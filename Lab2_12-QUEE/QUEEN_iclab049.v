==> flow/design.v <==
module QUEEN(
    clk,
    rst_n,
    in_valid,
    col,
    row,
    in_valid_num,
    in_num,
    out_valid,
    out
    );
input               clk, rst_n, in_valid,in_valid_num;
input       [3:0]   col,row;
input       [2:0]   in_num;
output reg          out_valid;
output reg  [3:0]   out;
reg [2:0] current_state, next_state;
reg a,b,in_flag;
reg [3:0] mem_row [11:0] ;
reg [3:0] mem_col [11:0] ;
reg [3:0] mem_out [11:0] ;
reg [3:0] w_num,count,col_num,row_num,out_num,q,order,counter_2;
parameter IDLE=3'b000;
parameter Q_PLACE=3'b001;
parameter CHECK=3'b010;
parameter BACK=3'b011;
parameter OUT=3'b100;
integer i,j;
always@(posedge clk or negedge rst_n) begin
    if (!rst_n) current_state <= IDLE;
    else current_state <= next_state;
end
always@(*) begin
        case(current_state)
                IDLE:
                begin
                        if (count<w_num-1 || in_valid==1)
                                next_state=IDLE;
                        else
                                next_state=Q_PLACE;
                end
				Q_PLACE:
				begin
					if(row_num==12) begin
						next_state=BACK;
					end
					else
						next_state=CHECK;
				end
				CHECK :
				begin
				if(col_num==12)begin
					next_state=OUT;
				end
				else
					next_state=Q_PLACE;
				end
				BACK : 
				begin
						next_state=Q_PLACE;
				end
                OUT:
                begin
                        if(order != 4'd11)
                                next_state = OUT;
                        else
                                next_state = IDLE;
                end
                default:
                        next_state = IDLE;
        endcase
end
always @(posedge clk or negedge rst_n) begin
    if(!rst_n) begin
        w_num<=0;
		count <= 0;
        col_num<=0;
        row_num<=0;
		a<=0;
		order<=0;
		for (j=0;j<12;j=j+1)begin		
			mem_row [j]<=0;
			mem_col [j]<=0;
			mem_out[j]<=0;
		end
		out_valid<=0;
		out <=0;
		q<=0;
		b<=0;
    end
    else begin
        case(current_state)
            IDLE : begin
                if(in_valid==1 || (in_valid_num==1)) begin      
					if (in_valid_num==1) begin
					w_num<=in_num;
					mem_row[count]<=row;
                    mem_col[count]<=col;
					mem_out[col]<=row;
                    count<=count+1;
					out_valid<=0;
					out<=0;
					a<=0;
					b<=0;
					end
					else begin
						mem_row[count]<=row;
						mem_col[count]<=col;
						mem_out[col]<=row;
						count<=count+1;
						out_valid<=0;
						out<=0;
						a<=0;
						b<=0;
					end
				end
                else begin
					w_num<=w_num;
					count <= count;
					col_num<=0;
					row_num<=0;
					a<=0;
					order<=0;
					out_valid<=0;
					out <=0;
					q<=0;
					b<=0;
				end
            end
            Q_PLACE : begin
					in_flag <=0;
					q<=w_num-1;
					for(i=0;i<12;i=i+1) begin
					if (i<w_num)begin
						if(row_num-mem_row[i]!=0 && col_num-mem_col[i]!=0)begin
							if((row_num>mem_row[i]) && (col_num>mem_col[i]))begin
								if(row_num-mem_row[i]==col_num-mem_col[i])
									a<=1;
								else
									counter_2<=0;
							end
							else if((row_num<mem_row[i]) && (col_num>mem_col[i]) )begin
								if(mem_row[i]-row_num==col_num-mem_col[i])
									a<=1;
								else
									counter_2<=0;
							end
							else if((row_num<mem_row[i]) && (col_num<mem_col[i]))begin	
								if(mem_row[i]-row_num==mem_col[i]-col_num)
									a<=1;
								else
									counter_2<=0;
							end								
							else if((row_num>mem_row[i]) && (col_num<mem_col[i]) )begin
								if(row_num-mem_row[i]==mem_col[i]-col_num)
									a<=1;
								else
									counter_2<=0;
							end							
							else begin
								counter_2<=0;
							end
						end
						else if(col_num-mem_col[i]==0)
							b<=1;
						else begin
							if(row_num-mem_row[i]==0)begin
								a<=1;
							end
							else begin
								counter_2<=0;
							end
						end
					end
					else begin
						counter_2<=0;
					end
				end
			end
			CHECK :
			begin
				if(a==0  && b==0) begin
					mem_row[w_num]<=row_num;
					mem_col[w_num]<=col_num;
					mem_out[col_num]<=row_num;
					w_num<=w_num+1;
					row_num<=0;
					col_num<=col_num+1;
					a<=0;
					b<=0;
				end
				else if(b==1)begin
					row_num<=0;
					col_num<=col_num+1;	
					b<=0;
					a<=0;
				end
				else begin
					row_num<=row_num+1;
					a<=0;
					b<=0;
				end
            end
			BACK :
			begin
				w_num<=w_num-1;
                row_num <= mem_row[q]+1;
                col_num <= mem_col[q];
				a<=0;
				b<=0;				
			end				
            OUT : begin
				w_num<=0;
				count <= 0;
				out_valid<=1;
				out<=mem_out[order];
				order<=order+1;
            end
            default: begin
				out_valid<=0;
				out <=0;
			end
            endcase
       end
end
endmodule
* Reports on QUEEN *
The steps from the RTL of QUEEN to its reports follow in flow order.
Line numbers count from 1 in the design file above.
Operators: Yosys type, input widths -> output width; for muxes data width and select width s.
A cell with n/a has no value.

set-up
  top = QUEEN
  clock = clk
  cell library = sky130hd
  library corner = tt_025C_1v80

* After elaboration *
Counts by Yosys on the flattened word-level netlist (proc, flatten, opt, wreduce). Print and check cells are left out.

storage and ports
  register bits after elaboration = 178
  word-level cells = 907
  input bits = 15
  output and inout port bits = 5

cells by class
  reduce/logical cells = 156
  add/sub/neg operators = 79
  order comparisons = 61
  equality and inequality tests = 174
  mux-type cells = 388
  bitwise operators = 2

operators with widths
  kind                 number
  $logic_not 32->1     24
  $reduce_bool 32->1   24
  $mux 4               154
  $pmux 4 s2           40
  $sub 4x4->4          48
  $eq 4x4->1           48
  $mux 1               182
  $pmux 4 s12          3
  $sub 4x4->5          24
  $reduce_and 5->1     24
  $eq 4x4->1 const B   26
  $eq 4x3->1 const B   24
  $gt 4x4->1           24
  $lt 4x4->1           24
  $ne 3x2->1 const B   24
  $logic_and 1x1->1    61
  $ne 2x2->1 const B   28
  $eq 4x2->1 const B   12
  $lt 4x32->1          1
  $add 4x1->4 const B  6
  $eq 4x1->1 const B   6
  $logic_not 4->1      6
  $pmux 4 s3           2
  $lt 3x4->1 const A   4
  $lt 4x4->1 const A   4
  $pmux 4 s4           1
  $pmux 3 s5           1
  $lt 1x4->1 const A   2

Not listed: further kinds 19, cells in them 33.

* Longest topological paths *
Depth = most cells in a row (Yosys ltp): at word level without a register or memory, in the mapped netlist without a sequential cell, where the memories' decode and read muxes count.

logic depth
  word-level depth = 87
  ABC_AREA = 0
  depth in mapped cells = 13
  mapped depth without buffers = 12

* After synthesis *
Yosys stat after the flow's synthesis: flattened, memories mapped to cells. It holds for the ABC_AREA given above (unset counts as 0); a run with the other value may have another netlist.
Totals and module areas in this step are rounded.

cells by type
  cell type                  number  area in all (um^2)
  sky130_fd_sc_hd__dfrtp_1   179     4.48E+03
  sky130_fd_sc_hd__ha_1      196     2.45E+03
  sky130_fd_sc_hd__o21ai_0   208     1.04E+03
  sky130_fd_sc_hd__fa_1      48      960.922
  sky130_fd_sc_hd__xor2_1    108     945.907
  sky130_fd_sc_hd__nand2_1   245     919.632
  sky130_fd_sc_hd__xnor2_1   104     910.874
  sky130_fd_sc_hd__a21oi_1   144     720.691
  sky130_fd_sc_hd__nor2_1    152     570.547
  sky130_fd_sc_hd__inv_1     144     540.518
  sky130_fd_sc_hd__clkbuf_1  71      266.506
  sky130_fd_sc_hd__a221o_1   25      250.24
  sky130_fd_sc_hd__mux2i_1   25      250.24
  sky130_fd_sc_hd__a22oi_1   33      247.738
  sky130_fd_sc_hd__nor2b_1   38      237.728
  sky130_fd_sc_hd__nand2b_1  31      193.936
  sky130_fd_sc_hd__nand3_1   38      190.182
  sky130_fd_sc_hd__nor3_1    33      165.158

Other cell types: 76; their cells: 388.

synthesis totals
  flip-flop cells = 180
  buffer cells = 96
  cell area after synthesis = 19000 um^2
  area of sequential cells = 4500 um^2
  standard cells after synthesis = 2210

* Path before layout *
Source: OpenSTA report_checks on the synthesized netlist (no wires, ideal clock, input and output delay 20% of the period each), path of least setup slack; recovery checks are left aside. Register names are those of the netlist, which keeps one name where synthesis merged equal registers.

timing path post-synthesis
  path kind = flip-flop to flip-flop
  from = reg row_num[1]
  to = reg a
  clock period = 4.44 ns
  buffers on the path = 0
  path delay = 4.417 ns
  setup time = 0.131 ns
  stages = 12
  time at the first pin = 0.000 ns
  setup slack = 0.023 ns
  required time = 4.309 ns
  data arrival time = 4.286 ns
  synthesis period reached = 4.417 ns

"path delay" = arrival - input delay + setup time.
"stages": output pins that drive a net of the path, with the launching flip-flop's if there is one; two outputs of one cell count as two.
"synthesis period reached" is the clock period less the worst setup slack; recovery checks do not enter. This is arithmetic on one report: input and output delays are still those of the set period (20% each).
Between the ends stands the longest chain of elaborated cells between them, by number of cells; it is not shown to be the way that was timed. Of several equally long chains one is given.
Each line given opens the expression or statement behind the cell; cells for indexed reads and writes are added by Yosys, which also makes memories of some case tables.
At most two assigning lines are given for a register; there are more.

on the way, post-synthesis
  path through = sky130_fd_sc_hd__dfrtp_1 -> sky130_fd_sc_hd__inv_1 -> sky130_fd_sc_hd__fa_1 -> sky130_fd_sc_hd__xnor3_1 -> sky130_fd_sc_hd__xor2_1 -> sky130_fd_sc_hd__o2111ai_2 -> sky130_fd_sc_hd__a211oi_1 -> sky130_fd_sc_hd__o311ai_1 -> sky130_fd_sc_hd__nand2_1 -> sky130_fd_sc_hd__or4_1 -> sky130_fd_sc_hd__nor4_1 -> sky130_fd_sc_hd__a21oi_1
  cells in the longest elaborated chain = 87
  elaborated cells between the ends (all ways) = 337
  classes of those cells = 36 x add/sub; 24 x compare; 48 x eq/ne; 145 x mux; 84 x reduce/logical

ends and longest elaborated chain, post-synthesis
  element         RTL line  text
  from (decl)     22        reg [3:0] w_num,count,col_num,row_num,out_num,q,order,counter_2;
  from (assign)   199       row_num<=row_num+1;
  from (assign)   207       row_num <= mem_row[q]+1;
  $sub 4x4->4     155       if(row_num-mem_row[i]==mem_col[i]-col_num)
  $eq 4x4->1      155
  $mux 1          155
  $mux 1          154       else if((row_num>mem_row[i]) && (col_num<mem_col[i]) )begin
  $mux 1          148       else if((row_num<mem_row[i]) && (col_num<mem_col[i]))begin
  $mux 1          142       else if((row_num<mem_row[i]) && (col_num>mem_col[i]) )begin
  $mux 1          136       if((row_num>mem_row[i]) && (col_num>mem_col[i]))begin
  (+73 left out)  n/a
  $mux 1          154
  $mux 1          148
  $mux 1          142
  $mux 1          136
  $mux 1          135       if(row_num-mem_row[i]!=0 && col_num-mem_col[i]!=0)begin
  $mux 1          134       if (i<w_num)begin
  $pmux 1 s2      92        case(current_state)
  to (assign)     79        a<=0;
  to (assign)     103       a<=0;
  to (decl)       18        reg a,b,in_flag;

FLOW RESULTS
============

QUEEN: 2 stored runs of the Yosys and OpenROAD flow on sky130hd. The settings differ; the order carries no meaning. The constraints put input and output delay at 20% of the set period each and load the outputs with 0.01 pF.
Among the settings, n/a means not set for that run.

item                                run A  run B
period_ns                           3.21   8.57
CORE_UTILIZATION                    62     66
SETUP_SLACK_MARGIN                  0.54   2.21
PLACE_DENSITY_LB_ADDON              0.01   0.12
CORE_ASPECT_RATIO                   1.21   1.31
CELL_PAD_IN_SITES_GLOBAL_PLACEMENT  0      1
CELL_PAD_IN_SITES_DETAIL_PLACEMENT  2      n/a
GPL_ROUTABILITY_DRIVEN              1      1
CTS_CLUSTER_DIAMETER                62     75
CAP_MARGIN                          20     20
CORE_MARGIN                         2      4
SLEW_MARGIN                         20     20
GPL_TIMING_DRIVEN                   n/a    1

Run A: did not finish, placement stopped with DPL-0033
Run B: did not finish, placement stopped with FLW-0024
