==> flow/design.v <==
module SUBWAY(
    clk,
    rst_n,
    in_valid,
    init,
    in0,
    in1,
    in2,
    in3,
    out_valid,
    out
);
input       clk, rst_n;
input       in_valid;
input [1:0] init;
input [1:0] in0, in1, in2, in3; 
output reg            out_valid;
output reg      [1:0] out; 
reg [1:0] current_state, next_state;
reg [5:0]col_count,in_count, out_count; 
reg [1:0]future_map[0:3][0:63];
reg [1:0] current_row;
reg  [1:0]out_mem[0:62];
reg [2:0] flag;
integer i,j,k;
parameter IDLE=2'b00;
parameter MOVE=2'b01;
parameter FORSEE=2'b10;
parameter OUT=2'b11;
always@(posedge clk or negedge rst_n) begin
    if (!rst_n) current_state <= IDLE;
    else current_state <= next_state;
end
always@(*) begin
        case(current_state)
                IDLE: begin
					if(in_count<5)
                        next_state=IDLE;
					else
						next_state=MOVE;
                end
				MOVE : begin
						if (col_count%8==4)
							next_state = FORSEE;
						else if (col_count==63)
							next_state = OUT;
						else
							next_state = MOVE;
				end
				FORSEE : begin
						next_state = MOVE;			
				end
				OUT : begin
					if (out_count==62)
						next_state = IDLE;
					else
						next_state = OUT;
				end
        endcase		
end
always @(posedge clk or negedge rst_n) begin
    if(!rst_n) begin
        col_count<=1;
		in_count <=0;
		out_count <=0;
		flag <=0;
		current_row <=0;
		for (i=0;i<64;i=i+1)begin
		  for(j=0;j<4;j=j+1) begin		
			future_map[j][i]<=0;
            end
		end
		for (k=0;k<63;k=k+1)begin		
			out_mem[j]<=0;
		end
		out_valid<=0;
		out <=0;
    end
    else begin
        case(current_state)
            IDLE : begin
				if (in_valid==1 && in_count==0)begin
					current_row <= init;
					future_map[0][in_count]<=in0;
					future_map[1][in_count]<=in1;
					future_map[2][in_count]<=in2;
					future_map[3][in_count]<=in3;
					in_count<=in_count+1;
				end
				else if (in_valid==1 && in_count!=0)begin
					future_map[0][in_count]<=in0;
					future_map[1][in_count]<=in1;
					future_map[2][in_count]<=in2;
					future_map[3][in_count]<=in3;
					in_count<=in_count+1;
				end
				else begin
					out_valid<=0;
					out <=0;
					current_row <=0;					
					col_count<=1;
					in_count <=0;
					out_count <=0;
					flag <=0;
				end		
			end
			MOVE : begin
				if (in_valid==1 )begin
					future_map[0][in_count]<=in0;
					future_map[1][in_count]<=in1;
					future_map[2][in_count]<=in2;
					future_map[3][in_count]<=in3;
					in_count<=in_count+1;
				end	
				else
					in_count<=0;
				if (flag == 3'd0 || flag == 3'd4) begin
					case (future_map[current_row][col_count])
						2'b00 : out_mem [col_count-1] <= 2'b00;						
						2'b01 : out_mem [col_count-1] <= 2'b11;		
						2'b10 : out_mem [col_count-1] <= 2'b00;
						default : out_mem [col_count-1] <= 0;
					endcase					
					flag <=0;	
					col_count<=col_count+1;
					current_row <= current_row;
				end
				else if( flag <=7  && flag >= 5)begin
					case (future_map[current_row-1][col_count])					
						2'b00 : begin
							flag <= flag-1;	
							col_count<=col_count+1;
							current_row <= current_row-1;
							out_mem [col_count-1] <= 2'b10;	
						end
						2'b01 : begin
							flag <= flag;
							col_count<=col_count+1;
							current_row <= current_row;
							if(future_map[current_row][col_count]==2'b01) out_mem [col_count-1] <= 2'b11;
							else out_mem [col_count-1] <= 2'b00;									
						end
						2'b10 : begin
							flag <= flag;
							col_count<=col_count+1;
							current_row <= current_row;
							if(future_map[current_row][col_count]==2'b01) out_mem [col_count-1] <= 2'b11;
							else out_mem [col_count-1] <= 2'b00;								
						end
						default : begin
							out_mem [col_count-1] <= 0;
							flag <= 0;
							current_row <= current_row;
						end
					endcase
				end	
				else if( flag >= 1 && flag <= 3'd3)begin
					case (future_map[current_row+1][col_count])					
						2'b00 : begin
							flag <= flag-1;	
							col_count<=col_count+1;
							current_row <= current_row+1;						
							out_mem [col_count-1] <= 2'b01;	
						end
						2'b01 : begin
							flag <= flag;
							col_count<=col_count+1;
							current_row <= current_row;
							if(future_map[current_row][col_count]==2'b01) out_mem [col_count-1] <= 2'b11;
							else out_mem [col_count-1] <= 2'b00;			
						end
						2'b10 : begin
							flag <= flag;
							col_count<=col_count+1;
							current_row <= current_row;
							if(future_map[current_row][col_count]==2'b01) out_mem [col_count-1] <= 2'b11;
							else out_mem [col_count-1] <= 2'b00;								
						end
						default : begin
							out_mem [col_count-1] <= 0;
							flag <= 0;
							current_row <= current_row;
						end
					endcase
				end
				else 
					flag <= 3'd0;
			end
			FORSEE : begin
				if (in_valid==1 )begin
					future_map[0][in_count]<=in0;
					future_map[1][in_count]<=in1;
					future_map[2][in_count]<=in2;
					future_map[3][in_count]<=in3;
					in_count<=in_count+1;
				end	
				else begin
					in_count<=0;
				end
				if (future_map[current_row][col_count+4]==2'b00)flag <= 3'd0;
				else if (future_map[current_row][col_count+4]!=2'b00)begin
					case(current_row)
						2'd0 : begin
							if (future_map[current_row+1][col_count+4]==2'b00) flag <= 3'd1;
							else if (future_map[current_row+2][col_count+4]==2'b00) flag <= 3'd2;
							else if (future_map[current_row+3][col_count+4]==2'b00)flag <= 3'd3;
							else flag<=flag;						
						end
						2'd1: begin
							if (future_map[current_row+1][col_count+4]==2'b00) flag <= 3'd1;
							else if (future_map[current_row+2][col_count+4]==2'b00) flag <= 3'd2;
							else if (future_map[current_row-1][col_count+4]==2'b00)flag <=  3'd5;
							else flag<=flag;
						end
						2'd2: begin
							if (future_map[current_row+1][col_count+4]==2'b00) flag <= 3'd1;
							else if (future_map[current_row-1][col_count+4]==2'b00)flag <= 3'd5;
							else if (future_map[current_row-2][col_count+4]==2'b00)flag <= 3'd6;
							else flag<=flag;
						end
						2'd3: begin
							if (future_map[current_row-1][col_count+4]==2'b00)flag <= 3'd5;
							else if (future_map[current_row-2][col_count+4]==2'b00)flag <= 3'd6;
							else if (future_map[current_row-3][col_count+4]==2'b00)flag <= 3'd7;
							else flag<=flag;
						end					
					endcase
				end
				else flag<=flag;
			end
			OUT : begin
				out_valid <=1;
				out <= out_mem [out_count];
				out_count<=out_count+1;
				current_row <=0;					
				col_count<=1;
				flag <= 0;
			end
		endcase
	end
end
endmodule
### Reports on SUBWAY

The steps from the RTL of SUBWAY to its reports follow in flow order.
Line numbers count from 1 in the design file above.
Operators: Yosys type, input widths -> output width; for muxes data width and select width s.
The mark -- stands for no value.

| design | value |
|---|---|
| design top | SUBWAY |
| clock input | clk |
| standard-cell library | sky130hd |
| corner | tt_025C_1v80 |

### Word-level counts

Yosys after proc, flatten, opt, wreduce and memory -nomap, before mapping. Print and check cells are not counted.

| bit counts | value |
|---|---|
| latch bits | 0 |
| input bits | 13 |
| flip-flop bits (word level) | 666 |
| bits in writable memories | 0 |
| word width x clocked read ports | 0 |
| output and inout port bits | 3 |
| memories | 0 |
| bits in read-only memories | 0 |

| operators by class | value |
|---|---|
| shift operators | 0 |
| bitwise gates (word level) | 0 |
| reduce/logical cells | 120 |
| equal/unequal tests | 3665 |
| $lt $le $gt $ge | 5 |
| add/sub/neg operators | 25 |
| $mul | 0 |
| divide/modulo/power cells | 0 |
| mux-type cells | 2895 |

Operator list:

| cell | number |
|---|---|
| $eq 8x8->1 const B | 1664 |
| $eq 8x7->1 const B | 832 |
| $pmux 2 s256 | 10 |
| $mux 2 | 2457 |
| $eq 8x6->1 const B | 416 |
| $eq 8x5->1 const B | 208 |
| $pmux 2 s2 | 257 |
| $eq 8x4->1 const B | 104 |
| $pmux 2 s3 | 127 |
| $eq 6x6->1 const B | 95 |
| $ne 4x4->1 const B | 130 |
| $eq 8x3->1 const B | 52 |
| $reduce_and 5->1 | 62 |
| $eq 6x5->1 const B | 48 |
| $eq 8x2->1 const B | 26 |
| $eq 6x4->1 const B | 24 |
| $pmux 2 s63 | 1 |
| $logic_not 8->1 | 14 |
| $eq 8x1->1 const B | 13 |
| $eq 6x3->1 const B | 12 |
| $mux 6 | 12 |
| $mux 3 | 19 |
| $add 8x8->8 | 7 |
| $eq 6x2->1 const B | 6 |
| $logic_not 2->1 | 17 |
| $ne 6x6->1 const B | 4 |
| $add 8x6->8 | 3 |
| $pmux 6 s2 | 2 |

Other operator kinds: 43; their cells: 88.

### Longest topological paths

Yosys ltp: most cells in a row. Word level: on the elaborated netlist, between registers, memories and ports. Mapped: between sequential cells and ports; inverters and the memories' decode and read muxes count.

| logic depth | value |
|---|---|
| word-level depth | 33 |
| ABC_AREA | 1 |
| mapped depth | 33 |
| gate-level depth less buffers | 32 |

### Netlist

Yosys stat after the flow's synthesis: flattened, memories mapped to cells. It holds for the ABC_AREA given above (unset counts as 0); a run with the other value may have another netlist.

| mapped netlist | value |
|---|---|
| standard cells after synthesis | 10949 |
| area of sequential cells | 0.0173391 sq mm |
| mapped area | 0.0628228 sq mm |
| flip-flops | 668 |

Cells by type:

| cell type | number |
|---|---|
| sky130_fd_sc_hd__nand2_1 | 3937 |
| sky130_fd_sc_hd__dfrtp_1 | 542 |
| sky130_fd_sc_hd__nor2_1 | 1598 |
| sky130_fd_sc_hd__nand3_1 | 970 |
| sky130_fd_sc_hd__o21ai_0 | 837 |
| sky130_fd_sc_hd__edfxtp_1 | 124 |
| sky130_fd_sc_hd__inv_1 | 901 |
| sky130_fd_sc_hd__nand4_1 | 345 |
| sky130_fd_sc_hd__buf_2 | 333 |
| sky130_fd_sc_hd__o22ai_1 | 248 |
| sky130_fd_sc_hd__clkbuf_1 | 319 |
| sky130_fd_sc_hd__a221oi_1 | 112 |
| sky130_fd_sc_hd__o2111ai_1 | 99 |
| sky130_fd_sc_hd__nor4_1 | 115 |
| sky130_fd_sc_hd__a21oi_1 | 109 |
| sky130_fd_sc_hd__a22o_1 | 61 |
| sky130_fd_sc_hd__ha_1 | 30 |
| sky130_fd_sc_hd__nor3_1 | 52 |

Not listed: further types 38, cells in them 217.

### Timing after synthesis

OpenSTA on the mapped netlist: ideal clock, no wires. The path of least setup slack (recovery checks aside). Input and output delay are each 20% of the period. Register names are those of the netlist, which keeps one name where synthesis merged equal registers.

| timing post-synthesis | value |
|---|---|
| kind | flip-flop to flip-flop |
| from | register col_count[0] |
| to | register out_mem[11][0] |
| setup slack | 2.471 ns |
| data arrival time | 4.178 ns |
| period | 6.92 ns |
| data required time | 6.649 ns |
| path delay | 4.449 ns |
| stages on the path | 25 |
| synthesis period reached | 4.449 ns |

"path delay" = arrival - input delay + setup time.
"stages on the path": output pins that drive a net of the path, with the launching flip-flop's if there is one; two outputs of one cell count as two.
"synthesis period reached" = period - worst setup slack (recovery checks aside). The figure is calculated, with input and output delays left at 20% of the set period.
The rows between start and end are the longest chain of elaborated cells between them; the timing report does not say that the signal goes this way. Where chains are equally long, one stands for them.
A line is the first line of the expression or statement that the cell stems from. Yosys adds cells for indexed reads and writes and turns some case tables into memories.
At most two assigning lines are given for a register; there are more.
Lines with a computed index may be missing from the assigning lines.
The path ends at the data pin of a flip-flop with enable; ways to the enable are not counted.

| on the way, post-synthesis | value |
|---|---|
| cell sequence | sky130_fd_sc_hd__dfstp_2 > sky130_fd_sc_hd__inv_1 > sky130_fd_sc_hd__ha_1 > sky130_fd_sc_hd__inv_1 > sky130_fd_sc_hd__nor2_2 > sky130_fd_sc_hd__inv_1 > sky130_fd_sc_hd__buf_2 > sky130_fd_sc_hd__nor2_1 > sky130_fd_sc_hd__nor4_1 > sky130_fd_sc_hd__nand3_1 > sky130_fd_sc_hd__nor4_1 > sky130_fd_sc_hd__nand2_1 > sky130_fd_sc_hd__or4_1 > sky130_fd_sc_hd__clkbuf_1 > sky130_fd_sc_hd__o21ai_1 > sky130_fd_sc_hd__inv_1 > sky130_fd_sc_hd__ha_1 > sky130_fd_sc_hd__nand3_1 > sky130_fd_sc_hd__nand3_1 > sky130_fd_sc_hd__nor2_1 > sky130_fd_sc_hd__nand2_1 > sky130_fd_sc_hd__clkbuf_1 > sky130_fd_sc_hd__clkbuf_1 > sky130_fd_sc_hd__nand3_1 > sky130_fd_sc_hd__nand3_1 |
| cells in the longest elaborated chain | 19 |
| elaborated cells on any way between the ends | 828 |
| classes of those cells | add/sub (4); eq/ne (775); mux (44); reduce/logical (5) |

RTL lines, path post-synthesis:

| element | line | text |
|---|---|---|
| start: declaration | 20 | `reg [5:0]col_count,in_count, out_count;` |
| start: assignment | 125 | `col_count<=col_count+1;` |
| start: assignment | 132 | `col_count<=col_count+1;` |
| $add 8x6->8 | 158 | `case (future_map[current_row+1][col_count])` |
| $eq 8x8->1 | 158 |  |
| $pmux 2 s256 | 158 |  |
| $mux 2 | 157 | `else if( flag >= 1 && flag <= 3'd3)begin` |
| $mux 2 | 128 | `else if( flag <=7 && flag >= 5)begin` |
| $mux 2 | 117 | `if (flag == 3'd0 \|\| flag == 3'd4) begin` |
| $mux 2 | 80 | `case(current_state)` |
| (+5 left out) | -- |  |
| $mux 2 | 80 |  |
| $eq 2x1->1 | 176 | `if(future_map[current_row][col_count]==2'b01) out_mem [col_count-1] <= 2'b11;` |
| $mux 2 | 176 |  |
| $pmux 2 s3 | 158 |  |
| $mux 2 | 157 |  |
| $mux 2 | 128 |  |
| $mux 2 | 117 |  |
| end: declaration | 23 | `reg  [1:0]out_mem[0:62];` |

# Flow runs of SUBWAY

Module SUBWAY, platform sky130hd: 2 stored runs of the flow (Yosys, OpenROAD) with differing settings, in no particular order. Input and output delays are each 20% of the period that was set; the output load is 0.01 pF.
Settings: n/a = not set for that run.

| setting or result | stored run 1 | stored run 2 |
|---|---|---|
| period_ns | 6.74 | 8.67 |
| CORE_UTILIZATION | 68 | 27 |
| PLACE_DENSITY | 0.46 | 0.36 |
| CORE_MARGIN | 3 | 2 |
| CELL_PAD_IN_SITES_GLOBAL_PLACEMENT | 2 | 2 |
| CELL_PAD_IN_SITES_DETAIL_PLACEMENT | 2 | 2 |
| TNS_END_PERCENT | 85 | n/a |
| ABC_AREA | 1 | n/a |
| GPL_ROUTABILITY_DRIVEN | 1 | n/a |
| CTS_CLUSTER_SIZE | 68 | n/a |
| CTS_CLUSTER_DIAMETER | 308 | 382 |
| MIN_ROUTING_LAYER | met2 | n/a |
| MAX_ROUTING_LAYER | met5 | n/a |
| CAP_MARGIN | 20 | 20 |
| SLEW_MARGIN | 20 | 10 |

Stored run 1: no results, placement failed with GPL-0301
Stored run 2: no results, routing failed with GRT-0116
